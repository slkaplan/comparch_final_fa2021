==> flow/design.v <==
module pwm(clk, rst, ena, step, duty, out);
parameter N = 8;
input wire clk, rst;
input wire ena;  
input wire step;  
input wire [N-1:0] duty;  
output logic out;
logic [N-1:0] counter;
always_comb begin
  out = ena & ((counter < duty) | & counter );
end
always_ff @(posedge clk) begin
  if(rst) begin
    counter <= 0;
  end
  else if (step) begin
    counter <= counter + 1;
  end
end
endmodule
# ---- Reports on pwm
# The steps from the RTL of pwm to its reports follow in flow order.
# Line numbers count from 1 in the design file above.
# Operators: Yosys type, input widths -> output width; for muxes data width and select width s.
# Library cell names are shortened.
# A cell with n/a has no value.
dict set report setup {
  top_module {pwm}
  clock_port {clk}
  lib {sky130hd}
  corner {tt_025C_1v80}
}

# ---- Word-level counts
# Yosys after proc, flatten, opt, wreduce and memory -nomap, before mapping. Enables and synchronous resets that opt folds into registers are not counted as muxes. Memory bits, and registers merged into a memory's read port (data or address), are not among the register bits. Print and check cells are not counted. Equal cells are merged and count once.
dict set report bits {
  inputBits 12
  word_cells 6
  out_inout_bits 1
  register_bits 8
}
dict set report op_classes {
  add_sub_neg 1
  logic 2
  reduce_and_logical 1
  n_cmp 1
}
# op n
set ops {}
lappend ops {{$add 8x1->8 const B} 1}
lappend ops {{$lt 8x8->1} 1}
lappend ops {{$reduce_and 8->1} 1}
lappend ops {{$and 1x1->1} 1}
lappend ops {{$or 1x1->1} 1}

# ---- Depth
# Longest topological path by Yosys (ltp), each cell counted once; first at word level (registers and memories cut), then after technology mapping (sequential cells cut; the memories' decode and read muxes count).
dict set report logic_depth {
  depth_word 3
  abc_area 0
  mapped_depth 6
  ltp_nobuf 6
}

# ---- Netlist
# The flow's flattened synthesis, as Yosys stat reports it; memories are mapped. The netlist is that of the ABC_AREA named above (0 if unset); the other value can give another one.
# Totals and module areas in this step are rounded.
dict set report mapped {
  synth_area_um2 516.7
  mapped_cells 62
  seqArea_um2 160.2
  ff_cells 8
  n_buf 1
}
# cell n type_area_um2
set by_type {}
lappend by_type {dfxtp_1 8 160.154}
lappend by_type {ha_1 8 100.096}
lappend by_type {xor2_1 5 43.792}
lappend by_type {nand4_1 5 31.28}
lappend by_type {nor2_1 8 30.029}
lappend by_type {inv_1 7 26.275}
lappend by_type {o21ai_0 4 20.019}
lappend by_type {and3_1 2 12.512}
lappend by_type {nand2_1 3 11.261}
lappend by_type {mux2i_1 1 10.01}
lappend by_type {a211o_1 1 8.758}
lappend by_type {xnor2_1 1 8.758}
lappend by_type {a211oi_1 1 7.507}
lappend by_type {and3_2 1 7.507}
lappend by_type {a31oi_1 1 6.256}
lappend by_type {nand2b_1 1 6.256}
lappend by_type {nor2b_1 1 6.256}
lappend by_type {or3_1 1 6.256}
# Not listed: further types 3, cells in them 3.

# ---- Path before layout
# OpenSTA on the mapped netlist: ideal clock, no wires. The path of least setup slack (recovery checks aside). Input and output delay are each 20% of the period. Register names are those of the netlist, which keeps one name where synthesis merged equal registers.
dict set report synth_path {
  path_type {input-to-output}
  from {in duty[2]}
  to {out out}
  t_arrival_ps 1805
  stages 6
  delay_ps 1065
  n_path_buf 0
  out_delay_ps 740
  input_delay_ps 740
  launch_ps 740
  period_ps 3700
  required_time_ps 2960
  setup_slack_ps 1155
  period_less_setup_slack_ps 2545
}
# "delay_ps" = arrival - input delay + setup time.
# At an output port there is no setup time.
# "stages" counts driving pins, that of a launching flip-flop among them; a cell with two outputs on the path counts twice.
# "period_less_setup_slack_ps" = period - worst setup slack (recovery checks aside). The figure is calculated, with input and output delays left at 20% of the set period.
# Between the ends stands the longest chain of elaborated cells between them, by number of cells; it is not shown to be the way that was timed. Of several equally long chains one is given.
# Each line given opens the expression or statement behind the cell; cells for indexed reads and writes are added by Yosys, which also makes memories of some case tables.
dict set report synth_between {
  path_cell_list {inv_1 -> ha_1 -> a211o_1 -> a31oi_1 -> nor3_1 -> o21ai_0}
  elab_chain_len 3
  cone_cells 3
  lines_between 1
  classes_between {compare: 1; logic: 2}
}
# element line_no
set synth_rtl {}
lappend synth_rtl {{start, declared} 6} ;# input wire [N-1:0] duty;
lappend synth_rtl {{$lt 8x8->1} 10} ;# out = ena & ((counter < duty) | & counter );
lappend synth_rtl {{$or 1x1->1} 10}
lappend synth_rtl {{$and 1x1->1} 10}
lappend synth_rtl {{end, declared} 7} ;# output logic out;

# ---- Path in the finished layout
# Path of least setup slack in the final report of stored run 2 (OpenROAD, finished layout, wires in). Where an end is a register, its clock arrival counts in the times.
# The report prints the path's times to 10 ps; the period is as set.
dict set report layout_path {
  path_type {input-to-output}
  from {in duty[6]}
  to {out out}
  launch_ps 460
  n_path_buf 2
  out_delay_ps 460
  input_delay_ps 460
  required_time_ps 1850
  setup_slack_ps 110
  period_ps 2310
  t_arrival_ps 1740
  stages 7
}
# Between the ends stands the longest chain of elaborated cells between them, by number of cells; it is not shown to be the way that was timed. Of several equally long chains one is given.
dict set report layout_between {
  path_cell_list {clkdlybuf4s50_1 -> inv_1 -> ha_1 -> o21ai_0 -> o21ai_1 -> o21ai_1 -> buf_2}
  elab_chain_len 3
  cone_cells 3
  lines_between 1
  classes_between {compare: 1; logic: 2}
}
# element line_no
set layout_rtl {}
lappend layout_rtl {{start, declared} 6} ;# input wire [N-1:0] duty;
lappend layout_rtl {{$lt 8x8->1} 10} ;# out = ena & ((counter < duty) | & counter );
lappend layout_rtl {{$or 1x1->1} 10}
lappend layout_rtl {{$and 1x1->1} 10}
lappend layout_rtl {{end, declared} 7} ;# output logic out;

==> runs of pwm <==
Top module pwm; platform sky130hd; tools Yosys and OpenROAD; 2 stored runs in no particular order. Input and output delays are each 20% of the period that was set; the output load is 0.01 pF.
By "period_reached_ps" is meant the clock period of the run minus its worst setup slack. This is arithmetic on one report: input and output delays are still those of the set period (20% each).
Measured values are rounded.

[flow] stored run 1: files
==> flow/run.sh <==
#!/bin/bash
# the make line also repeats the synthesis and layout settings of config.mk as NAME=value (left out here)
make -C /OpenROAD-flow-scripts/flow DESIGN_CONFIG=/design/flow/config.mk WORK_HOME=/design/flow/orfs CLKGATE_MAP_FILE= finish
==> flow/config.mk <==
export PLATFORM = sky130hd
export DESIGN_NAME = pwm
export DESIGN_NICKNAME = pwm
export VERILOG_FILES = /design/flow/design.v
export SDC_FILE = /design/flow/constraint.sdc
export NUM_CORES = 4
export LEC_CHECK = 0
export CAP_MARGIN = 10
export CELL_PAD_IN_SITES_DETAIL_PLACEMENT = 0
export CORE_ASPECT_RATIO = 1.27
export CORE_MARGIN = 2
export CORE_UTILIZATION = 49
export CTS_CLUSTER_SIZE = 15
export GPL_ROUTABILITY_DRIVEN = 1
export HOLD_SLACK_MARGIN = 0.22
export MIN_ROUTING_LAYER = met2
export PLACE_DENSITY_LB_ADDON = 0.02
export SETUP_SLACK_MARGIN = 0.34
export SLEW_MARGIN = 10
export TNS_END_PERCENT = 100
==> flow/constraint.sdc <==
create_clock -name core_clock -period 1.3 [get_ports {clk}]
set_input_delay 0.2600 -clock core_clock [delete_from_list [all_inputs] [get_ports {clk}]]
set_output_delay 0.2600 -clock core_clock [all_outputs]
set_load 0.01 [all_outputs]

[flow] stored run 1: not finished: floorplanning ended with error PDN-0185

[flow] stored run 2: files
==> flow/run.sh <==
#!/bin/bash
# the make line also repeats the synthesis and layout settings of config.mk as NAME=value (left out here)
make -C /OpenROAD-flow-scripts/flow DESIGN_CONFIG=/design/flow/config.mk WORK_HOME=/design/flow/orfs CLKGATE_MAP_FILE= finish
==> flow/config.mk <==
export PLATFORM = sky130hd
export DESIGN_NAME = pwm
export DESIGN_NICKNAME = pwm
export VERILOG_FILES = /design/flow/design.v
export SDC_FILE = /design/flow/constraint.sdc
export NUM_CORES = 4
export LEC_CHECK = 0
export CAP_MARGIN = 20
export CORE_MARGIN = 2
export CORE_UTILIZATION = 40
export SLEW_MARGIN = 20
==> flow/constraint.sdc <==
create_clock -name core_clock -period 2.31 [get_ports {clk}]
set_input_delay 0.4620 -clock core_clock [delete_from_list [all_inputs] [get_ports {clk}]]
set_output_delay 0.4620 -clock core_clock [all_outputs]
set_load 0.01 [all_outputs]

[flow] stored run 2: metrics
[metrics] fin_hold_ws_ps = 552
[metrics] period_reached_ps = 2203
[metrics] timing.setup.ws_ps = 107
[metrics] yosys_chip_area_um2 = 516.7
[metrics] die_footprint_um2 = 1595
[metrics] final_util_pct = 62.4
