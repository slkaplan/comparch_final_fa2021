==> flow/design.v <==
module pulse_generator(clk, rst, ena, ticks, out);
parameter N = 8;
input wire clk, rst, ena;
input wire [N-1:0] ticks;
output logic out;
logic [N-1:0] counter;
logic counter_comparator;
always_comb begin : comparator_logic
  counter_comparator = (counter >= ticks);
end
always_ff @(posedge clk) begin : counter_logic
  if(rst) begin
    counter <= 0;
  end
  else if (ena) begin
    if (counter_comparator) begin
      counter <= 0;
    end else begin
      counter <= counter + 1;
    end
  end
end
always_comb begin : output_logic
  out = counter_comparator & ena;
end 
endmodule
-- Step by step through the tools: pulse_generator
What the tools print for pulse_generator, step after step.
Line numbers count from 1 in the design file above.
Operators: Yosys type, input widths -> output width; for muxes data width and select width s.
Cell names lack the library's common part.
A cell with n/a has no value.
- top: pulse_generator
- clock port: clk
- library: sky130hd
- timing corner: tt_025C_1v80

-- Word level
Source: Yosys, flattened and elaborated, memories not mapped. Widths are those after wreduce; folded enables and synchronous resets count as part of the registers. Registers that Yosys merges into a memory's read port (data or address) are not register bits. Print and check cells do not count. Equal cells are merged and count once.
- multipliers at 0
- magnitude comparators at 1
- add/subtract/negate cells: 1
- noted div/mod/pow operators: 0
- noted bitwise logic cells: 1
- noted shift operators: 0
- reductions and logical operators: 0
- noted equal/unequal tests: 0
- noted muxes and demuxes: 1
- operators with widths (operator ; number):
    $add 8x1->8 const B ; 1
    $ge 8x8->1 ; 1
    $mux 8 ; 1
    $and 1x1->1 ; 1
- memory cells at 0
- RAM bits at 0
- noted ROM bits: 0
- noted latch bits: 0
- register bits after elaboration: 8
- input bits at 11
- clocked read ports x word width at 0
- output and inout port bits: 1

-- Depth
Longest topological path by Yosys (ltp), each cell counted once; first at word level (registers and memories cut), then after technology mapping (sequential cells cut; the memories' decode and read muxes count).
- depth in word-level cells: 2
- ABC_AREA at 0
- gate-level depth with buffers at 7

-- Mapped cells and area
The flow's flattened synthesis, as Yosys stat reports it; memories are mapped. The netlist is that of the ABC_AREA named above (0 if unset); the other value can give another one.
The area totals of this step are shown rounded.
- cell types (cell type ; number):
    dfxtp_1 ; 8
    ha_1 ; 9
    nor3_2 ; 8
    xnor2_1 ; 4
    inv_1 ; 8
    xor2_1 ; 3
    nand2_1 ; 4
    nand4_1 ; 2
    and3_4 ; 1
    buf_6 ; 1
    nor2_1 ; 3
    o2111a_1 ; 1
    a221o_1 ; 1
    mux2i_1 ; 1
    a21o_2 ; 1
    a22o_1 ; 1
    nor3b_1 ; 1
    buf_2 ; 1
Not listed: further types 4, cells in them 4.
- mapped cells at 62
- flip-flop cells: 8
- sequential part of the area: 0.00016 mm^2
- noted chip area (Yosys): 0.00059 mm^2

-- Timing after synthesis
OpenSTA on the mapped netlist: ideal clock, no wires. The path of least setup slack (recovery checks aside). Input and output delay are each 20% of the period. Register names are those of the netlist, which keeps one name where synthesis merged equal registers.
- kind: input to output
- start: input port ticks[7]
- end: output port out
- noted arrival: 1.515 ns
- noted path delay: 1.131 ns
- launch time at the first pin: 0.384 ns
- external output delay at 0.384 ns
- stages: 6
- path slack at 0.021 ns
- noted path buffers: 1
- noted clock period: 1.92 ns
- synthesis period reached at 1.899 ns
"path delay" is the arrival time less input delay plus setup time.
At an output port there is no setup time.
"stages": output pins that drive a net of the path, with the launching flip-flop's if there is one; two outputs of one cell count as two.
"synthesis period reached" = period - worst setup slack (recovery checks aside). The figure is calculated, with input and output delays left at 20% of the set period.
Between the ends stands the longest chain of elaborated cells between them, by number of cells; it is not shown to be the way that was timed. Of several equally long chains one is given.
A line is the first line of the expression or statement that the cell stems from. Yosys adds cells for indexed reads and writes and turns some case tables into memories.
- cells stage by stage: inv_1 ha_1 and3_4 a221o_1 a22o_1 buf_6
- length of the longest elaborated chain at 2
- elaborated cells on any way between the ends at 2
- RTL lines with such cells at 2
- those cells by class: compare (1); logic (1)
- ends and longest elaborated chain, post-synthesis (element ; line ; source):
    start: declaration ; 4 ; input wire [N-1:0] ticks;
    $ge 8x8->1 ; 9 ; counter_comparator = (counter >= ticks);
    $and 1x1->1 ; 24 ; out = counter_comparator & ena;
    end: declaration ; 5 ; output logic out;

Appendix: runs

Design pulse_generator on sky130hd. What follows are 2 stored runs of the flow, each under its own settings; their order means nothing. The constraints put input and output delay at 20% of the set period each and load the outputs with 0.01 pF.

Flow run A

==> flow/run.sh <==
#!/bin/bash
# the make line also repeats the synthesis and layout settings of config.mk as NAME=value (left out here)
make -C /OpenROAD-flow-scripts/flow DESIGN_CONFIG=/design/flow/config.mk WORK_HOME=/design/flow/orfs CLKGATE_MAP_FILE= finish
==> flow/config.mk <==
export PLATFORM = sky130hd
export DESIGN_NAME = pulse_generator
export DESIGN_NICKNAME = pulse_generator
export VERILOG_FILES = /design/flow/design.v
export SDC_FILE = /design/flow/constraint.sdc
export NUM_CORES = 4
export LEC_CHECK = 0
export CAP_MARGIN = 20
export CELL_PAD_IN_SITES_DETAIL_PLACEMENT = 2
export CORE_MARGIN = 3
export CORE_UTILIZATION = 43
export CTS_CLUSTER_SIZE = 59
export GPL_ROUTABILITY_DRIVEN = 1
export MIN_ROUTING_LAYER = met1
export PLACE_DENSITY = 0.37
export SLEW_MARGIN = 20
export TNS_END_PERCENT = 75
==> flow/constraint.sdc <==
create_clock -name core_clock -period 2.81 [get_ports {clk}]
set_input_delay 0.5620 -clock core_clock [delete_from_list [all_inputs] [get_ports {clk}]]
set_output_delay 0.5620 -clock core_clock [all_outputs]
set_load 0.01 [all_outputs]

Flow run A: no results, clock tree synthesis failed with DPL-0033.

Flow run B

==> flow/run.sh <==
#!/bin/bash
# the make line also repeats the synthesis and layout settings of config.mk as NAME=value (left out here)
make -C /OpenROAD-flow-scripts/flow DESIGN_CONFIG=/design/flow/config.mk WORK_HOME=/design/flow/orfs CLKGATE_MAP_FILE= finish
==> flow/config.mk <==
export PLATFORM = sky130hd
export DESIGN_NAME = pulse_generator
export DESIGN_NICKNAME = pulse_generator
export VERILOG_FILES = /design/flow/design.v
export SDC_FILE = /design/flow/constraint.sdc
export NUM_CORES = 4
export LEC_CHECK = 0
export ABC_AREA = 1
export CAP_MARGIN = 10
export CELL_PAD_IN_SITES_DETAIL_PLACEMENT = 1
export CELL_PAD_IN_SITES_GLOBAL_PLACEMENT = 1
export CORE_ASPECT_RATIO = 1.98
export CORE_MARGIN = 6
export CORE_UTILIZATION = 45
export GPL_ROUTABILITY_DRIVEN = 0
export GPL_TIMING_DRIVEN = 0
export PLACE_DENSITY_LB_ADDON = 0.18
export SETUP_SLACK_MARGIN = 0.26
export SLEW_MARGIN = 20
export TNS_END_PERCENT = 55
==> flow/constraint.sdc <==
create_clock -name core_clock -period 1.64 [get_ports {clk}]
set_input_delay 0.3280 -clock core_clock [delete_from_list [all_inputs] [get_ports {clk}]]
set_output_delay 0.3280 -clock core_clock [all_outputs]
set_load 0.01 [all_outputs]

Flow run B: no results, floorplanning failed with PDN-0185.
